==> flow/design.v <==
module DisplayBalance (clk, balance, balanceLED1, balanceLED2, balanceLED3);
	input clk;
	input[7:0] balance;
   output [0:7] balanceLED1, balanceLED2, balanceLED3;
	always @(posedge clk) begin
		 case (balance)
			  0: begin
					balanceLED1 = 8'b00000010;  
					balanceLED2 = 8'b00000011;  
					balanceLED3 = 8'b00000011;  
			  end
			  25: begin
					balanceLED1 = 8'b00000010;  
					balanceLED2 = 8'b00100101;  
					balanceLED3 = 8'b01001001;  
			  end
			  50: begin
					balanceLED1 = 8'b00000010;  
					balanceLED2 = 8'b01001001;  
					balanceLED3 = 8'b00000011;  
			  end
			  75: begin
					balanceLED1 = 8'b00000010;  
					balanceLED2 = 8'b00011111;  
					balanceLED3 = 8'b01001001;  
			  end
			  100: begin
					balanceLED1 = 8'b10011110;  
					balanceLED2 = 8'b00000011;  
					balanceLED3 = 8'b00000011;  
			  end
			  125: begin
					balanceLED1 = 8'b10011110;  
					balanceLED2 = 8'b00100101;  
					balanceLED3 = 8'b01001001;  
			  end
			  150: begin
					balanceLED1 = 8'b10011110;  
					balanceLED2 = 8'b01001001;  
					balanceLED3 = 8'b00000011;  
			  end
			  175: begin
					balanceLED1 = 8'b10011110;  
					balanceLED2 = 8'b00011111;  
					balanceLED3 = 8'b01001001;  
			  end
			  200: begin
					balanceLED1 = 8'b00100100;  
					balanceLED2 = 8'b00000011;  
					balanceLED3 = 8'b00000011;  
			  end
			  225: begin
					balanceLED1 = 8'b00100100;  
					balanceLED2 = 8'b00100101;  
					balanceLED3 = 8'b01001001;  
			  end
			  250: begin
					balanceLED1 = 8'b00100100;  
					balanceLED2 = 8'b01001001;  
					balanceLED3 = 8'b00000011;  
			  end
			  default: begin
					balanceLED1 = 8'b11111101;  
					balanceLED2 = 8'b11111101;  
					balanceLED3 = 8'b11111101;  
			  end
		 endcase
	end
endmodule
== Step by step through the tools: DisplayBalance ==
What the tools print for DisplayBalance, step after step.
Lines are those of the file above, counted from 1.
Library cell names are shortened.
The mark -- stands for no value.

* Design top: DisplayBalance
* Clock port: clk
* Library: sky130hd
* Library corner: tt_025C_1v80

== Elaborated design ==
Yosys after proc, flatten, opt, wreduce and memory -nomap, before mapping. Enables and synchronous resets that opt folds into registers are not counted as muxes. Memory bits, and registers merged into a memory's read port (data or address), are not among the register bits. Print and check cells are not counted. Equal cells are merged and count once.

* Output and inout bits: 24
* Input port bits: 9
* Cells after elaboration: 26
* Register bits after elaboration: 24

* Muxes and demuxes: 3
* Reductions and logical operators: 10
* Equality and inequality tests: 10

{| class="wikitable"
|+ Operators with widths
! operator !! count
|-
| equality test 8 bit (second input constant) || 5
|-
| case mux 8 bit (select 4 bit) || 1
|-
| equality test 8 x 7 -> 1 bit (second input constant) || 3
|-
| case mux 8 bit (select 3 bit) || 1
|-
| case mux 8 bit (select 2 bit) || 1
|-
| OR reduction 3 bit || 4
|-
| OR reduction 4 bit || 2
|-
| equality test 8 x 5 -> 1 bit (second input constant) || 1
|-
| equality test 8 x 6 -> 1 bit (second input constant) || 1
|-
| logical NOT 8 bit || 1
|-
| OR reduction 6 bit || 1
|-
| OR reduction 5 bit || 1
|-
| OR reduction 2 bit || 1
|}

== Longest topological paths ==
Yosys ltp: most cells in a row. Word level: on the elaborated netlist, between registers, memories and ports. Mapped: between sequential cells and ports; inverters and the memories' decode and read muxes count.

* Depth in word-level cells: 3
* ABC_AREA: 0
* Mapped depth: 6
* Gate-level depth less buffers: 5

== Netlist ==
Yosys stat after the flow's synthesis: flattened, memories mapped to cells. It holds for the ABC_AREA given above (unset counts as 0); a run with the other value may have another netlist.
Totals and module areas in this step are rounded.

{| class="wikitable"
|+ Cells by type
! type !! count !! area in all (um^2)
|-
| dfxtp_1 || 15 || 300.288
|-
| buf_4 || 10 || 75.072
|-
| nand2_1 || 8 || 30.029
|-
| nor3_1 || 6 || 30.029
|-
| nor2_1 || 7 || 26.275
|-
| nand3_2 || 2 || 20.019
|-
| and2_1 || 3 || 18.768
|-
| and3_1 || 3 || 18.768
|-
| inv_2 || 5 || 18.768
|-
| nand3_4 || 1 || 17.517
|-
| or3b_1 || 2 || 17.517
|-
| a211oi_1 || 2 || 15.014
|-
| nand3_1 || 3 || 15.014
|-
| o211ai_1 || 2 || 15.014
|-
| clkbuf_8 || 1 || 13.763
|-
| a31oi_1 || 2 || 12.512
|-
| nand2b_1 || 2 || 12.512
|-
| a32o_2 || 1 || 11.261
|}

Not listed: further types 18, cells in them 19.

* Cell count: 94
* Sequential part of the area: 0.0003 mm^2
* Buffer cells: 14
* Synthesis area: 0.000802 mm^2
* Mapped flip-flops: 15

== Path before layout ==
Path of least setup slack by OpenSTA after synthesis, without wires, with an ideal clock, recovery checks aside; 20% of the period is set as input and as output delay. Where synthesis merged equal registers, the netlist keeps one of their names.

* Path type: in2reg
* Start: in balance[1]
* End: reg balanceLED2[4]
* Path buffers: 1
* Delay of the path: 1.175 ns
* Required time: 1.605 ns
* Period: 1.73 ns
* Time at the first pin: 0.346 ns
* External input delay: 0.346 ns
* Setup slack: 0.209 ns
* Arrival time: 1.396 ns
* Setup time: 0.125 ns
* Stages: 5
* Period reached after synthesis: 1.521 ns

"delay of the path" is the arrival time less input delay plus setup time.
"stages": output pins that drive a net of the path, with the launching flip-flop's if there is one; two outputs of one cell count as two.
"period reached after synthesis" = period - worst setup slack (recovery checks aside). The figure is calculated, with input and output delays left at 20% of the set period.
Between the ends stands the longest chain of elaborated cells between them, by number of cells; it is not shown to be the way that was timed. Of several equally long chains one is given.
Each line given opens the expression or statement behind the cell; cells for indexed reads and writes are added by Yosys, which also makes memories of some case tables.
A register here has more assigning lines than the two given.

* Cell sequence: buf_4 -> or4b_1 -> a32o_2 -> nand3_4 -> nand3_2
* Length of the longest elaborated chain: 3
* Elaborated cells on any way between the ends: 16
* RTL lines with such cells: 1
* Those cells by class: eq/ne: 10; mux: 1; reduce/logical: 5

{| class="wikitable"
|+ RTL lines, path after synthesis
! item !! line !! source
|-
| start, declared || 3 || <nowiki>input[7:0] balance;</nowiki>
|-
| equality test 8 bit || 6 || <nowiki>case (balance)</nowiki>
|-
| OR reduction 3 bit || -- ||
|-
| case mux 8 bit (select 4 bit) || 6 ||
|-
| end, assigned || 9 || <nowiki>balanceLED2 = 8'b00000011;</nowiki>
|-
| end, assigned || 14 || <nowiki>balanceLED2 = 8'b00100101;</nowiki>
|-
| end, declared || 4 || <nowiki>output [0:7] balanceLED1, balanceLED2, balanceLED3;</nowiki>
|}

Data sheet: physical implementation of DisplayBalance

Stored flow runs of DisplayBalance (2 of them; Yosys, OpenROAD, sky130hd). They differ in their settings and are not a sequence. Constraints: input delay and output delay 20% of the set period each, output load 0.01 pF.

Run A
==> flow/run.sh <==
#!/bin/bash
# the make line also repeats the synthesis and layout settings of config.mk as NAME=value (left out here)
make -C /OpenROAD-flow-scripts/flow DESIGN_CONFIG=/design/flow/config.mk WORK_HOME=/design/flow/orfs CLKGATE_MAP_FILE= finish
==> flow/config.mk <==
export PLATFORM = sky130hd
export DESIGN_NAME = DisplayBalance
export DESIGN_NICKNAME = DisplayBalance
export VERILOG_FILES = /design/flow/design.v
export SDC_FILE = /design/flow/constraint.sdc
export NUM_CORES = 4
export LEC_CHECK = 0
export CAP_MARGIN = 20
export CORE_MARGIN = 9
export CORE_UTILIZATION = 55
export CTS_CLUSTER_DIAMETER = 228
export MAX_ROUTING_LAYER = met4
export SLEW_MARGIN = 20
export TNS_END_PERCENT = 5
==> flow/constraint.sdc <==
create_clock -name core_clock -period 1.1 [get_ports {clk}]
set_input_delay 0.2200 -clock core_clock [delete_from_list [all_inputs] [get_ports {clk}]]
set_output_delay 0.2200 -clock core_clock [all_outputs]
set_load 0.01 [all_outputs]

==> results of run A <==
did not finish, clock tree synthesis stopped with DPL-0033

Run B
==> flow/run.sh <==
#!/bin/bash
# the make line also repeats the synthesis and layout settings of config.mk as NAME=value (left out here)
make -C /OpenROAD-flow-scripts/flow DESIGN_CONFIG=/design/flow/config.mk WORK_HOME=/design/flow/orfs CLKGATE_MAP_FILE= finish
==> flow/config.mk <==
export PLATFORM = sky130hd
export DESIGN_NAME = DisplayBalance
export DESIGN_NICKNAME = DisplayBalance
export VERILOG_FILES = /design/flow/design.v
export SDC_FILE = /design/flow/constraint.sdc
export NUM_CORES = 4
export LEC_CHECK = 0
export ABC_AREA = 1
export CAP_MARGIN = 0
export CELL_PAD_IN_SITES_GLOBAL_PLACEMENT = 1
export CORE_MARGIN = 2
export CORE_UTILIZATION = 52
export CTS_CLUSTER_DIAMETER = 142
export SETUP_SLACK_MARGIN = 0.34
export SLEW_MARGIN = 30
==> flow/constraint.sdc <==
create_clock -name core_clock -period 1.54 [get_ports {clk}]
set_input_delay 0.3080 -clock core_clock [delete_from_list [all_inputs] [get_ports {clk}]]
set_output_delay 0.3080 -clock core_clock [all_outputs]
set_load 0.01 [all_outputs]

==> results of run B <==
did not finish, placement stopped with GPL-0301
